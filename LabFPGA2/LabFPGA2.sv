==> flow/design.v <==
`timescale 1ns / 1ps
module LabFPGA2 #(
	parameter int WIDTH = 24,
	parameter int DIVIDER = 20e6
)(
	input		logic					clk_i,
										rst_i,
										en_reg_i,
										sw_reg_b_i,
										slct_op_i,
										slct_byte_i,
										slct_sb_i,
	input		logic	[3:0]			cntrl_alu_i,
	input		logic	[3:0]			op_i,		
	output	logic	[3:0]			flag_o,
	output	logic	[41:0]		display_o,
	output	logic	[1:0]			counter_slct_op_o,
										counter_slct_byte_o,
	output 	logic					sb_op_o
);
	logic	[WIDTH-1:0]	reg_a, reg_b, result;
	logic [23:0] display;
	logic [1:0] counter_slct_byte, counter_slct_op;
	logic en_reg, slct_sb, sb_op, slct_byte, slct_op;
	logic en_slct_sb, en_slct_byte;
	assign counter_slct_op_o = counter_slct_op;
	assign counter_slct_byte_o = counter_slct_byte;
	assign sb_op_o = sb_op;
	always_ff @(posedge clk_i) begin
		if(!rst_i) begin counter_slct_byte <= 0; en_slct_sb <= 0; end
		else begin
			if(en_slct_byte) counter_slct_byte <= 0;
			else begin
				if(slct_byte) begin
					en_slct_sb <= 1;
					if(counter_slct_byte == 2) counter_slct_byte <= 0;
					else counter_slct_byte <= counter_slct_byte + 1;
				end else en_slct_sb <= 0;
			end	
		end
	end
	always_ff @(posedge clk_i) begin
		if(!rst_i) begin counter_slct_op <= 0;	en_slct_byte <= 0; end
		else begin
			if(slct_op) begin
				en_slct_byte <=1;
				if(counter_slct_op == 2) counter_slct_op <= 0;
				else counter_slct_op <= counter_slct_op + 1;
			end else en_slct_byte <= 0;
		end
	end
	always_ff @(posedge clk_i) begin
		if(!rst_i) sb_op <= 0;
		else begin
			if(en_slct_sb) sb_op <= 0;
			else if(slct_sb) sb_op <= ~sb_op;
		end
	end
	always_comb begin
		case(counter_slct_op) 
			2'b00: display = reg_a;
			2'b01: display = reg_b;
			2'b10: display = result;
			default: display = 0;
		endcase
	end
	always_ff @(posedge clk_i) begin
		if(!rst_i) begin
			reg_a <= 0;
			reg_b <= 0;
		end else begin
			if(en_reg && counter_slct_op[0] == 1'b0) begin
				case(counter_slct_byte)
					2'b00: reg_a <= sb_op ? {reg_a[23:8], op_i, reg_a[3:0]} : {reg_a[23:4], op_i};
					2'b01: reg_a <= sb_op ? {reg_a[23:16], op_i, reg_a[11:0]} : {reg_a[23:12], op_i, reg_a[7:0]};
					2'b10: reg_a <= sb_op ? {op_i, reg_a[19:0]} : {reg_a[23:20], op_i, reg_a[15:0]};
					default: reg_a <= 0;
				endcase
			end	
			if(en_reg && counter_slct_op[0] == 1'b1) begin
				if(!sw_reg_b_i) begin 
					case(counter_slct_byte)
						2'b00: reg_b <= sb_op ? {reg_b[23:8], op_i, reg_b[3:0]} : {reg_b[23:4], op_i};
						2'b01: reg_b <= sb_op ? {reg_b[23:16], op_i, reg_b[11:0]} : {reg_b[23:12], op_i, reg_b[7:0]};
						2'b10: reg_b <= sb_op ? {op_i, reg_b[19:0]} : {reg_b[23:20], op_i, reg_b[15:0]};
						default: reg_b <= 0;
					endcase
				end else reg_b <= result;
			end
		end
	end
	ALU_DUT #(
		.WIDTH(WIDTH)
	) ALU (
		.cntrl_alu_i(cntrl_alu_i),
		.reg_a_i(reg_a),
		.reg_b_i(reg_b),
		.flag_o(flag_o),
		.result_o(result)	
	);
	seg7_control seg7_crtl (
      .display_i(display),
      .display_o(display_o)
   );
	genvar i;
	generate
	  for (i = 0; i < 4; i++) begin : gen_debounce
		 logic btn_in, btn_out;
		 always_comb begin
			case (i)
			  0: begin btn_in = en_reg_i;      en_reg      = btn_out; end
			  1: begin btn_in = slct_op_i;     slct_op     = btn_out; end
			  2: begin btn_in = slct_byte_i;   slct_byte   = btn_out; end
			  3: begin btn_in = slct_sb_i;     slct_sb     = btn_out; end
			  default: begin btn_in = 1'b0;          end
			endcase
		 end
		 debounce #(.DIVIDER(DIVIDER)) debouncer (
			.clk_i(clk_i),
			.rst_i(rst_i),
			.btn_i(btn_in),
			.btn_o(btn_out)
		 );
	  end
	endgenerate
endmodule
module ALU_DUT #(
	parameter int WIDTH = 8
)(
	input		logic	[3:0]			cntrl_alu_i,
	input		logic	[WIDTH-1:0]	reg_a_i,
										reg_b_i,
	output	logic	[3:0]			flag_o,
	output	logic	[WIDTH-1:0]	result_o								
);
	logic	[WIDTH:0] result;
	always_comb begin
		case(cntrl_alu_i)
			0:	result = reg_a_i + reg_b_i;				 
			1: result = reg_a_i - reg_b_i;             
			2: result = reg_a_i + 1;            		 
			3: result = reg_a_i - 1;						 
         4: result = reg_a_i & reg_b_i;             
         5: result = reg_a_i || reg_b_i;            
			6: result = ~(~reg_a_i);						 
			7: result = ~(reg_b_i);							 
			8:	result = ~(reg_a_i & reg_b_i);			 
			9:	result = reg_a_i ^ reg_b_i;				 
			10: result = reg_a_i ~^ ~reg_b_i;			 
         11: result = reg_a_i << reg_b_i;     		 
         12: result = reg_a_i >> reg_b_i;     		 
         13: begin                              	 
					if(reg_a_i < reg_b_i) result = 1;
               else result = 0;
            end
         14: begin                                
               if(reg_b_i <= reg_a_i ) result = 1;
               else result = 0;
               end
         default : result = 'b0;
		endcase
	end
	always_comb begin
		flag_o[0] = (result == 0);
		flag_o[1] = result[WIDTH-1];   
		flag_o[2] = result[WIDTH];
		flag_o[3] = result[WIDTH];
	end
	always_comb begin
		result_o = result[WIDTH-1:0];
	end
endmodule
module seg7_control(
    input  logic [23:0] display_i,       
    output logic [41:0] display_o        
);
    logic [6:0] segments [5:0];   
    genvar i;
    generate
        for (i = 0; i < 6; i++) begin : display_gen
            seg7_digit decoder (
                .digit_i    (display_i[i*4 +: 4]),
                .segments_o (segments[i])
            );
        end
    endgenerate
    always_comb begin
        display_o = {
            segments[5],
            segments[4],
            segments[3],
            segments[2],
            segments[1],
            segments[0]
        };
    end
endmodule
module seg7_digit(
    input  logic [3:0] digit_i,
    output logic [6:0] segments_o
);
    always_comb begin
        case (digit_i)
			4'h0: segments_o = 7'b100_0000;     
			4'h1: segments_o = 7'b111_1001;     
			4'h2: segments_o = 7'b010_0100;     
			4'h3: segments_o = 7'b011_0000;     
			4'h4: segments_o = 7'b001_1001;     
			4'h5: segments_o = 7'b001_0010;     
			4'h6: segments_o = 7'b000_0010;     
			4'h7: segments_o = 7'b111_1000;     
			4'h8: segments_o = 7'b000_0000;     
			4'h9: segments_o = 7'b001_1000;     
			4'ha: segments_o = 7'b000_1000;     
			4'hb: segments_o = 7'b000_0011;     
			4'hc: segments_o = 7'b100_0110;     
			4'hd: segments_o = 7'b010_0001;     
			4'he: segments_o = 7'b000_0110;     
			4'hf: segments_o = 7'b000_1110;     
			default: segments_o = 7'b100_0000;     
        endcase
    end
endmodule
module debounce #(
	 parameter int DIVIDER = 20e6
	 )(
    input   logic   clk_i,
                    rst_i,
                    btn_i,
    output  logic   btn_o
 ); 
    logic   [32 : 0]    counter;
    logic               start, send;
    always_ff @(posedge clk_i) begin
        if(!rst_i) begin
            counter	<= 0;
            start		<= 0;
				send		<= 0;
        end else begin
            if(!btn_i && !start) begin
					start	<= 1;
					send	<= 1;	
				end        
            if(start) begin 
                if(counter  == (DIVIDER - 1)) begin
                    counter <= 0;
                    start   <= 0;           
                end else counter <= counter + 1;
					 send	<= 0;	
            end
        end
	 end
    assign btn_o = send;
endmodule
# Reports on LabFPGA2
# The steps from the RTL of LabFPGA2 to its reports follow in flow order.
# Line numbers count from 1 in the design file above.
# Cell names lack the library's common part.
# Not given: -
# setup
top_module,LabFPGA2
clk_port,clk_i
lib,sky130hd
corner,tt_025C_1v80

# After elaboration
# Counts by Yosys on the flattened word-level netlist (proc, flatten, opt, wreduce). Print and check cells are left out. Cells with the same type and inputs are merged into one.
# Yosys's memory passes give these memory sizes; they may raise the number of words (mostly to a power of two), join words into wider ones and drop unused or constant bits.
# word_totals
word_cells,165
romBits,672
out_inout_bits,51
ff_bits,195
mem_count,6
in_bits,15
# classes
equal,37
logic,13
cmp,2
n_addsub,10
n_shift,2
muxes,29
reduce_and_logical,37
# mem_list
name,size,word_bits,rd,write_ports,line,rtl
(no name shown),16,7,1,0,203,case (digit_i)
(no name shown),16,7,1,0,203,
(no name shown),16,7,1,0,203,
(no name shown),16,7,1,0,203,
(no name shown),16,7,1,0,203,
(no name shown),16,7,1,0,203,
# ops
cell,n
parallel mux 25 bit (select 15 bit),1
parallel mux 24 bit (select 3 bit),2
adder 33 x 1 -> 33 bit (second input constant),4
equality test 33 x 25 -> 1 bit (second input constant),4
two-way mux 33 bit,4
NOT 24 -> 25 bit,2
NOT 25 bit,2
AND reduction 4 bit,12
two-way mux 24 bit,2
equality test 4 bit (second input constant),7
adder 24 x 1 -> 25 bit (second input constant),1
subtractor 24 x 1 -> 25 bit (second input constant),1
adder 24 x 24 -> 25 bit,1
subtractor 24 x 24 -> 25 bit,1
left shift 24 x 24 -> 25 bit,1
right shift 24 x 24 -> 25 bit,1
XNOR 24 x 25 -> 25 bit,1
logical NOT 25 bit,1
less-or-equal comparator 24 bit,1
less-than comparator 24 bit,1
bitwise AND 24 bit,1
XOR 24 bit,1
logical OR 24 bit,1
!= test 2 bit (second input constant),9
!= test 3 bit (second input constant),6
equality test 4 x 3 -> 1 bit (second input constant),4
two-way mux 16 bit,1
two-way mux 1 bit,16
# Other operator kinds: 13; their cells: 41.

# Longest topological paths
# Yosys ltp: most cells in a row. Word level: on the elaborated netlist, between registers, memories and ports. Mapped: between sequential cells and ports; inverters and the memories' decode and read muxes count.
# depth
depth_word,5
abc_area,0
ltp_mapped,27
ltp_nobuf,22

# Synthesis result
# The flow's flattened synthesis, as Yosys stat reports it; memories are mapped. The netlist is that of the ABC_AREA named above (0 if unset); the other value can give another one.
# The area totals of this step are shown rounded.
# by_type
cell,n,type_area_um2
dfxtp_1,195,3.9E+03
ha_1,107,1.34E+03
mux2i_1,95,950.912
nor2_1,251,942.154
nand2_1,239,897.11
o21ai_0,163,815.782
xor2_1,78,683.155
mux4_2,30,675.648
a21oi_1,113,565.542
nand3_1,108,540.518
xnor2_1,53,464.195
clkbuf_1,119,446.678
nand4_1,57,356.592
and3_1,55,344.08
nor3_1,59,295.283
inv_1,78,292.781
o211a_1,29,290.278
nor2b_1,46,287.776
# Not listed: further types 79, cells in them 634.
# synth_totals
mapped_area_um2,19200
seq_area_um2,3900
flip_flops,195
cell_count,2509
buffers,172
# By module: a second synthesis without flattening, with its own total; a netlist apart from the flattened one above.
# hier_totals
cells_unflattened,2732
area_unflattened_um2,20400
# Rows give one instance, submodules left out.
# by_module
mod,mod_area_um2,seq_area_um2,n_inst,n_cells
ALU_DUT (WIDTH=24),8580,0.0,1,1260
debounce (DIVIDER=20000000),1740,701,4,213
LabFPGA2,3310,1100,1,410
seg7_digit,259,0.0,6,35
seg7_control,0.0,0.0,1,0

# Path before layout
# OpenSTA on the mapped netlist: ideal clock, no wires. The path of least setup slack (recovery checks aside). Input and output delay are each 20% of the period. Register names are those of the netlist, which keeps one name where synthesis merged equal registers.
# synth_path
kind,input to output
start,in cntrl_alu_i[1]
end,out flag_o[0]
n_path_buf,3
arrival_ps,6186
stages,16
in_delay_ps,1850
setup_slack_ps,1214
path_delay_ps,4336
out_delay_ps,1850
clock_period_ps,9250
required_ps,7400
launch_ps,1850
synth_period_reached_ps,8036
# "path_delay_ps" is the arrival time less input delay plus setup time.
# A path that ends at an output port has no setup time.
# "stages" counts driving pins, that of a launching flip-flop among them; a cell with two outputs on the path counts twice.
# "synth_period_reached_ps" is the clock period less the worst setup slack; recovery checks do not enter. This is arithmetic on one report: input and output delays are still those of the set period (20% each).
# The rows between start and end are the longest chain of elaborated cells between them; the timing report does not say that the signal goes this way. Where chains are equally long, one stands for them.
# Each line given opens the expression or statement behind the cell; cells for indexed reads and writes are added by Yosys, which also makes memories of some case tables.
# synth_between
cell_sequence,buf_2 -> buf_1 -> and2_0 -> clkbuf_1 -> o21ai_0 -> fa_1 -> a21o_1 -> a22o_1 -> o2111ai_1 -> o21ai_0 -> xor2_1 -> a221oi_1 -> nand2_1 -> or4_2 -> or4_1 -> nor2_1
elab_chain_cells,3
cells_between,17
lines_between,2
cone_classes,eq/ne: 14; mux: 1; reduce/logical: 2
# synth_rtl
item,line,rtl
from (decl),13,"input logic [3:0] cntrl_alu_i,"
equality test 4 bit,138,case(cntrl_alu_i)
parallel mux 25 bit (select 15 bit),138,
logical NOT 25 bit,164,flag_o[0] = (result == 0);
to (decl),15,"output logic [3:0] flag_o,"

# Worst path after layout
# Path of least setup slack in the final report of flow run A (OpenROAD, finished layout, wires in). Where an end is a register, its clock arrival counts in the times.
# The path's times are printed in steps of 10 ps; the period is the one set.
# layout_path
kind,input to output
start,in cntrl_alu_i[2]
end,out display_o[28]
launch_ps,2020
in_delay_ps,2020
arrival_ps,7650
stages,20
out_delay_ps,2020
required_ps,8080
n_path_buf,3
setup_slack_ps,430
clock_period_ps,10100
# The rows between start and end are the longest chain of elaborated cells between them; the timing report does not say that the signal goes this way. Where chains are equally long, one stands for them.
# A memory read counts as a cell of the chain, while the word-level depth stops at memories.
# layout_between
cell_sequence,clkdlybuf4s50_1 -> nor2_1 -> and2_0 -> buf_4 -> o21ai_0 -> ha_1 -> a21o_1 -> a211o_1 -> o211a_1 -> a21oi_1 -> o21ai_0 -> xor2_1 -> a221oi_1 -> o22ai_1 -> inv_1 -> ha_1 -> nor2b_1 -> o21ba_2 -> a311oi_1 -> clkdlybuf4s50_1
elab_chain_cells,4
cells_between,18
lines_between,3
cone_classes,eq/ne: 14; mux: 2; reduce/logical: 1; memory: 1
# layout_rtl
item,line,rtl
from (decl),13,"input logic [3:0] cntrl_alu_i,"
equality test 4 bit,138,case(cntrl_alu_i)
parallel mux 25 bit (select 15 bit),138,
parallel mux 24 bit (select 3 bit),60,case(counter_slct_op)
memory read (16 x 7 bit),203,case (digit_i)
to (decl),16,"output logic [41:0] display_o,"

# Measured results for LabFPGA2: 2 stored runs of the Yosys and OpenROAD flow on sky130hd. The settings differ; the order carries no meaning. The constraints put input and output delay at 20% of the set period each and load the outputs with 0.01 pF.
# "timing.achieved_period_ps" is the run's clock period less its worst setup slack. It is reckoned from that one timing run; input and output delays stay at 20% of the period that was set.
# "worst_path_time_ps" is the time allowed to the run's worst setup path (the clock period less input and output delay, where it has them) less its slack. Clock arrival times count: a late capture clock shortens it, a late launch clock lengthens it.
# "power_total_uw" rests on the timing tool's default activity at the inputs, not on a simulated workload.
# "worst_path_time_ps" is given in steps of 10 ps.
# Measured values are rounded.
# Among the settings, - means not set for that run.
setting or result,flow run A,flow run B
period_ns,10.1,6.93
CORE_UTILIZATION,60,24
PLACE_DENSITY_LB_ADDON,0.07,0.22
CORE_ASPECT_RATIO,1.31,0.99
CORE_MARGIN,10,2
ABC_AREA,0,-
GPL_TIMING_DRIVEN,1,1
CAP_MARGIN,20,20
SLEW_MARGIN,20,20
SETUP_SLACK_MARGIN,-,0.22
CELL_PAD_IN_SITES_DETAIL_PLACEMENT,-,0
CTS_CLUSTER_SIZE,-,78
timing.achieved_period_ps,9672,6766
hold_worst_slack_ps,424,426
final_setup_tns_ps,0,0
power_total_uw,2160,3540
layout_stdcell_area_um2,20700,25300
total_die_area_um2,39600,82100
worst_path_time_ps,5630,5380
worst_setup_path_type,input to output,input to register
utilization_pct,65.8,31.9
timing.setup.ws_ps,428,164
synthArea_um2,19200,19200
